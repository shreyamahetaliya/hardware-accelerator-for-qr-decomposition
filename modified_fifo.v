==> flow/design.v <==
module fifo #(parameter DATA_WIDTH=32, ADDR_WIDTH=2, VECTOR_LEN=1)
            (clk, reset, rd, wr, empty, full, w_data, r_data);
	input  logic clk, reset, rd, wr;
	output logic empty, full;
	input  logic [DATA_WIDTH-1:0] w_data;
	output logic [DATA_WIDTH-1:0] r_data;
	logic [ADDR_WIDTH-1:0] w_addr, r_addr;
	logic w_en;
	assign w_en = wr & (~full | rd);
	fifo_ctrl #(ADDR_WIDTH, VECTOR_LEN) c_unit (.*);
	reg_file #(DATA_WIDTH, ADDR_WIDTH) r_unit (.*);
endmodule   
module fifo_ctrl #(parameter ADDR_WIDTH=4, VECTOR_LEN=1)
                 (clk, reset, rd, wr, empty, full, w_addr, r_addr);
	input  logic clk, reset, rd, wr;
	output logic empty, full;
	output logic [ADDR_WIDTH-1:0] w_addr, r_addr;
	logic [ADDR_WIDTH-1:0] rd_ptr, rd_ptr_next;
	logic [ADDR_WIDTH-1:0] wr_ptr, wr_ptr_next;
	logic empty_next, full_next;
	logic vector_increment = VECTOR_LEN;
	assign w_addr = wr_ptr;
	assign r_addr = rd_ptr;
	always_ff @(posedge clk) begin
		if (reset)
			begin
				wr_ptr <= 0;
				rd_ptr <= 0;
				full   <= 0;
				empty  <= 1;
			end
		else
			begin
				wr_ptr <= wr_ptr_next;
				rd_ptr <= rd_ptr_next;
				full   <= full_next;
				empty  <= empty_next;
			end
	end   
	always_comb begin
		rd_ptr_next = rd_ptr;
		wr_ptr_next = wr_ptr;
		empty_next = empty;
		full_next = full;
		case ({rd, wr})
			2'b11:   
				begin
					rd_ptr_next = rd_ptr + 1'b1;
					wr_ptr_next = wr_ptr + 1'b1;
				end
			2'b10:   
				if (~empty)
					begin
						rd_ptr_next = rd_ptr + 1'b1;
						if (rd_ptr_next == wr_ptr)
							empty_next = 1;
						full_next = 0;
					end
			2'b01:   
				if (~full)
					begin
						wr_ptr_next = wr_ptr + 1'b1;
						empty_next = 0;
						if (wr_ptr_next == rd_ptr)
							full_next = 1;
					end
			2'b00: ;  
		endcase
	end   
endmodule   
module reg_file #(parameter DATA_WIDTH=8, ADDR_WIDTH=2)
                (clk, w_data, w_en, w_addr, r_addr, r_data);
	input  logic clk, w_en;
	input  logic [ADDR_WIDTH-1:0] w_addr, r_addr;
	input  logic [DATA_WIDTH-1:0] w_data;
	output logic [DATA_WIDTH-1:0] r_data;
	logic [DATA_WIDTH-1:0] array_reg [0:2**ADDR_WIDTH-1];
	always_ff @(posedge clk)
	   if (w_en)
		   array_reg[w_addr] <= w_data;
	assign r_data = array_reg[r_addr];
endmodule   
module modified_fifo #(parameter DATA_WIDTH=32, ADDR_WIDTH=2, VECTOR_LEN=3)
            (clk, reset, rd, wr, empty, full, w_data, r_data);
	input  logic clk, reset, rd, wr;
	output logic empty, full;
	input  logic [DATA_WIDTH-1:0] w_data;
	output logic [DATA_WIDTH-1:0] r_data;
	logic [ADDR_WIDTH-1:0] w_addr, r_addr;
	logic w_en;
	assign w_en = wr & (~full | rd);
	fifo_ctrl #(ADDR_WIDTH,VECTOR_LEN) c_unit (.*);
	reg_file #(DATA_WIDTH, ADDR_WIDTH) r_unit (.*);
endmodule   
**From RTL to reports: modified_fifo**

The steps from the RTL of modified_fifo to its reports follow in flow order.
Lines are those of the file above, counted from 1.
Operators: Yosys type, input widths -> output width; for muxes data width and select width s.
Library cell names are shortened.
The mark n/a stands for no value.

- Top: modified_fifo
- Clock port: clk
- Standard-cell library: sky130hd
- Timing corner: tt_025C_1v80

**Word-level counts**

Yosys after proc, flatten, opt, wreduce and memory -nomap, before mapping. Print and check cells are not counted. Equal cells are merged and count once.
Memory sizes are those after Yosys's memory passes, which may raise the word count (mostly to a power of two), join words into wider ones and drop unused or constant bits.

- Register bits after elaboration: 6
- Latch bits: 0
- RAM bits: 128
- Bits in read-only memories: 0
- Word width x clocked read ports: 32
- Memory cells: 1
- Input port bits: 36
- Output and inout bits: 34
- Word-level cells: 45

Memory list:

| name | words | width | rd ports | write ports | RTL line | source |
|---|---|---|---|---|---|---|
| r_unit.array_reg | 4 | 32 | 1 | 1 | 77 | `logic [DATA_WIDTH-1:0] array_reg [0:2**ADDR_WIDTH-1];` |

- Add/subtract/negate cells: 2
- $mul: 0
- Div/mod/pow operators: 0
- Magnitude comparators: 0
- Equal/unequal tests: 7
- Shift-type cells: 0
- Muxes and demuxes: 17
- Bitwise logic cells: 6
- Reductions and logical operators: 8

Operators by type and width:

| kind | count |
|---|---|
| $mux 32 | 1 |
| $mux 2 | 5 |
| $reduce_and 2->1 | 4 |
| $pmux 2 s2 | 2 |
| $mux 1 | 7 |
| $reduce_or 2->1 | 3 |
| $not 1->1 | 4 |
| $add 2x1->2 const B | 2 |
| $eq 2x2->1 | 2 |
| $eq 2x2->1 const B | 2 |
| $ne 2x2->1 const B | 2 |
| $pmux 1 s2 | 2 |
| $eq 2x1->1 const B | 1 |
| $logic_not 2->1 | 1 |
| $and 1x1->1 | 1 |
| $or 1x1->1 | 1 |

**Depth**

Yosys ltp: most cells in a row. Word level: on the elaborated netlist, between registers, memories and ports. Mapped: between sequential cells and ports; inverters and the memories' decode and read muxes count.

- Word-level depth: 6
- ABC_AREA: 1
- Mapped depth: 9
- Mapped depth without buffers: 9

**Synthesis result**

The flow's flattened synthesis, as Yosys stat reports it; memories are mapped. The netlist is that of the ABC_AREA named above (0 if unset); the other value can give another one.
Totals and module areas in this step are rounded.

Cell types:

| type | count | total area (sq um) |
|---|---|---|
| edfxtp_1 | 128 | 3.84E+03 |
| nor2_1 | 71 | 266.506 |
| o21ai_0 | 41 | 205.197 |
| o22ai_1 | 32 | 200.192 |
| dfxtp_1 | 8 | 160.154 |
| o21ai_1 | 28 | 140.134 |
| buf_6 | 9 | 101.347 |
| ha_1 | 7 | 87.584 |
| nand2_1 | 15 | 56.304 |
| inv_1 | 13 | 48.797 |
| a21oi_1 | 6 | 30.029 |
| buf_2 | 6 | 30.029 |
| buf_4 | 3 | 22.522 |
| nand3_1 | 4 | 20.019 |
| inv_8 | 1 | 11.261 |
| xnor2_1 | 1 | 8.758 |
| a211oi_1 | 1 | 7.507 |
| inv_2 | 2 | 7.507 |

Not listed: further types 3, cells in them 3.

- Mapped cells: 379
- Chip area (Yosys): 5,260 sq um
- Sequential area: 4,000 sq um
- Flip-flops: 136
- Buffers: 19

**Timing after synthesis**

Path of least setup slack by OpenSTA after synthesis, without wires, with an ideal clock, recovery checks aside; 20% of the period is set as input and as output delay. Where synthesis merged equal registers, the netlist keeps one of their names.

- Kind: flip-flop to flip-flop
- Start point: register c_unit.wr_ptr[0]
- End point: memory r_unit.array_reg[2][0]
- Clock period: 2.13 ns
- Setup time: 0.421 ns
- Launch time at the first pin: 0.000 ns
- Arrival: 1.972 ns
- Data required time: 1.709 ns
- Setup slack: -0.263 ns
- Delay of the path: 2.393 ns
- Driving pins on the path: 5
- Path buffers: 0
- Period reached after synthesis: 2.393 ns

"delay of the path" is the arrival time less input delay plus setup time.
"driving pins on the path" counts driving pins, that of a launching flip-flop among them; a cell with two outputs on the path counts twice.
"period reached after synthesis" = period - worst setup slack (recovery checks aside). The figure is calculated, with input and output delays left at 20% of the set period.
Between the ends stands the longest chain of elaborated cells between them, by number of cells; it is not shown to be the way that was timed. Of several equally long chains one is given.
Each line given opens the expression or statement behind the cell; cells for indexed reads and writes are added by Yosys, which also makes memories of some case tables.

- Path through: dfxtp_1 -> inv_1 -> ha_1 -> inv_1 -> nor2_1
- Cells in the longest elaborated chain: 1
- Elaborated cells between the ends (all ways): 1
- Source lines of those cells: 1
- Classes of those cells: mux: 1

RTL lines, path after synthesis:

| element | RTL line | source |
|---|---|---|
| from (decl) | 19 | `logic [ADDR_WIDTH-1:0] wr_ptr, wr_ptr_next;` |
| from (assign) | 27 | `wr_ptr <= 0;` |
| from (assign) | 34 | `wr_ptr <= wr_ptr_next;` |
| $mux 2 | 79 | `if (w_en)` |
| to (decl) | 77 | `logic [DATA_WIDTH-1:0] array_reg [0:2**ADDR_WIDTH-1];` |

Some nets on the timed path still bear RTL names; the line given drives or declares the net.

Nets with RTL names, path after synthesis:

| net | RTL line | source |
|---|---|---|
| c_unit.wr_ptr_next[0] | 45 | `case ({rd, wr})` |

**Timing after layout**

From the final timing report of stored run 1: the path of least setup slack in the routed layout; clock arrival at registers is part of the times.

- Kind: flip-flop to output port
- Start point: register (no name shown)
- End point: output r_data[19]
- Clock period: 3.31 ns
- Output delay: 0.66 ns
- Launch time at the first pin: 0.52 ns
- Arrival: 2.45 ns
- Data required time: 2.65 ns
- Setup slack: 0.20 ns
- Driving pins on the path: 5
- Path buffers: 2

- Path through: dfxtp_4 -> buf_4 -> o21ai_0 -> o22ai_1 -> clkdlybuf4s50_1

RTL lines, path after layout:

| element | RTL line | source |
|---|---|---|
| to (decl) | 88 | `output logic [DATA_WIDTH-1:0] r_data;` |

Chain of elaborated cells between the ends: none given.

Measured results for modified_fifo: 2 stored runs of the Yosys and OpenROAD flow on sky130hd. The settings differ; the order carries no meaning. The constraints put input and output delay at 20% of the set period each and load the outputs with 0.01 pF.
"clock period achieved" is the run's clock period less its worst setup slack. It is reckoned from that one timing run; input and output delays stay at 20% of the period that was set.
By "time on the worst setup path" is meant the share of the clock period that the worst setup path is allowed (20% is reserved at inputs, 20% at outputs), minus its slack. Clock arrival times at its registers enter into it.
By "total power after layout" is meant OpenSTA's value without simulated activity: inputs other than the clock are taken to toggle once in ten clock periods, and the tool carries that through the logic.
Results are given in rounded form.

### Stored run 1

==> flow/run.sh <==
#!/bin/bash
# the make line also repeats the synthesis and layout settings of config.mk as NAME=value (left out here)
make -C /OpenROAD-flow-scripts/flow DESIGN_CONFIG=/design/flow/config.mk WORK_HOME=/design/flow/orfs CLKGATE_MAP_FILE= finish
==> flow/config.mk <==
export PLATFORM = sky130hd
export DESIGN_NAME = modified_fifo
export DESIGN_NICKNAME = modified_fifo
export VERILOG_FILES = /design/flow/design.v
export SDC_FILE = /design/flow/constraint.sdc
export NUM_CORES = 4
export LEC_CHECK = 0
export ABC_AREA = 1
export CAP_MARGIN = 20
export CORE_MARGIN = 2
export CORE_UTILIZATION = 68
export MAX_ROUTING_LAYER = met5
export PLACE_DENSITY_LB_ADDON = 0.14
export SLEW_MARGIN = 20
export TNS_END_PERCENT = 85
==> flow/constraint.sdc <==
create_clock -name core_clock -period 3.31 [get_ports {clk}]
set_input_delay 0.6620 -clock core_clock [delete_from_list [all_inputs] [get_ports {clk}]]
set_output_delay 0.6620 -clock core_clock [all_outputs]
set_load 0.01 [all_outputs]

Results of stored run 1:
- Synthesis area: 5,260 sq um
- Die size: 8,460 sq um
- Time on the worst setup path: 2.45 ns
- Worst setup path kind: flip-flop to output port
- Total power after layout: 0.00471 W
- Worst setup slack after layout: 0.198 ns
- Standard-cell area of the final layout: 6,730 sq um
- Clock period achieved: 3.112 ns
- Worst hold slack in the final report: 0.540 ns
- Final setup TNS: 0.000 ns
- Final utilization: 88.5%

### Stored run 2

==> flow/run.sh <==
#!/bin/bash
# the make line also repeats the synthesis and layout settings of config.mk as NAME=value (left out here)
make -C /OpenROAD-flow-scripts/flow DESIGN_CONFIG=/design/flow/config.mk WORK_HOME=/design/flow/orfs CLKGATE_MAP_FILE= finish
==> flow/config.mk <==
export PLATFORM = sky130hd
export DESIGN_NAME = modified_fifo
export DESIGN_NICKNAME = modified_fifo
export VERILOG_FILES = /design/flow/design.v
export SDC_FILE = /design/flow/constraint.sdc
export NUM_CORES = 4
export LEC_CHECK = 0
export CAP_MARGIN = 20
export CORE_MARGIN = 2
export CORE_UTILIZATION = 33
export SLEW_MARGIN = 20
==> flow/constraint.sdc <==
create_clock -name core_clock -period 1.87 [get_ports {clk}]
set_input_delay 0.3740 -clock core_clock [delete_from_list [all_inputs] [get_ports {clk}]]
set_output_delay 0.3740 -clock core_clock [all_outputs]
set_load 0.01 [all_outputs]

Results of stored run 2:
- Synthesis area: 5,100 sq um
- Die size: 16,500 sq um
- Time on the worst setup path: 1.75 ns
- Worst setup path kind: flip-flop to output port
- Total power after layout: 0.00849 W
- Worst setup slack after layout: -0.253 ns
- Standard-cell area of the final layout: 7,110 sq um
- Clock period achieved: 2.123 ns
- Worst hold slack in the final report: 0.534 ns
- Final setup TNS: -5.52 ns
- Final utilization: 47.0%
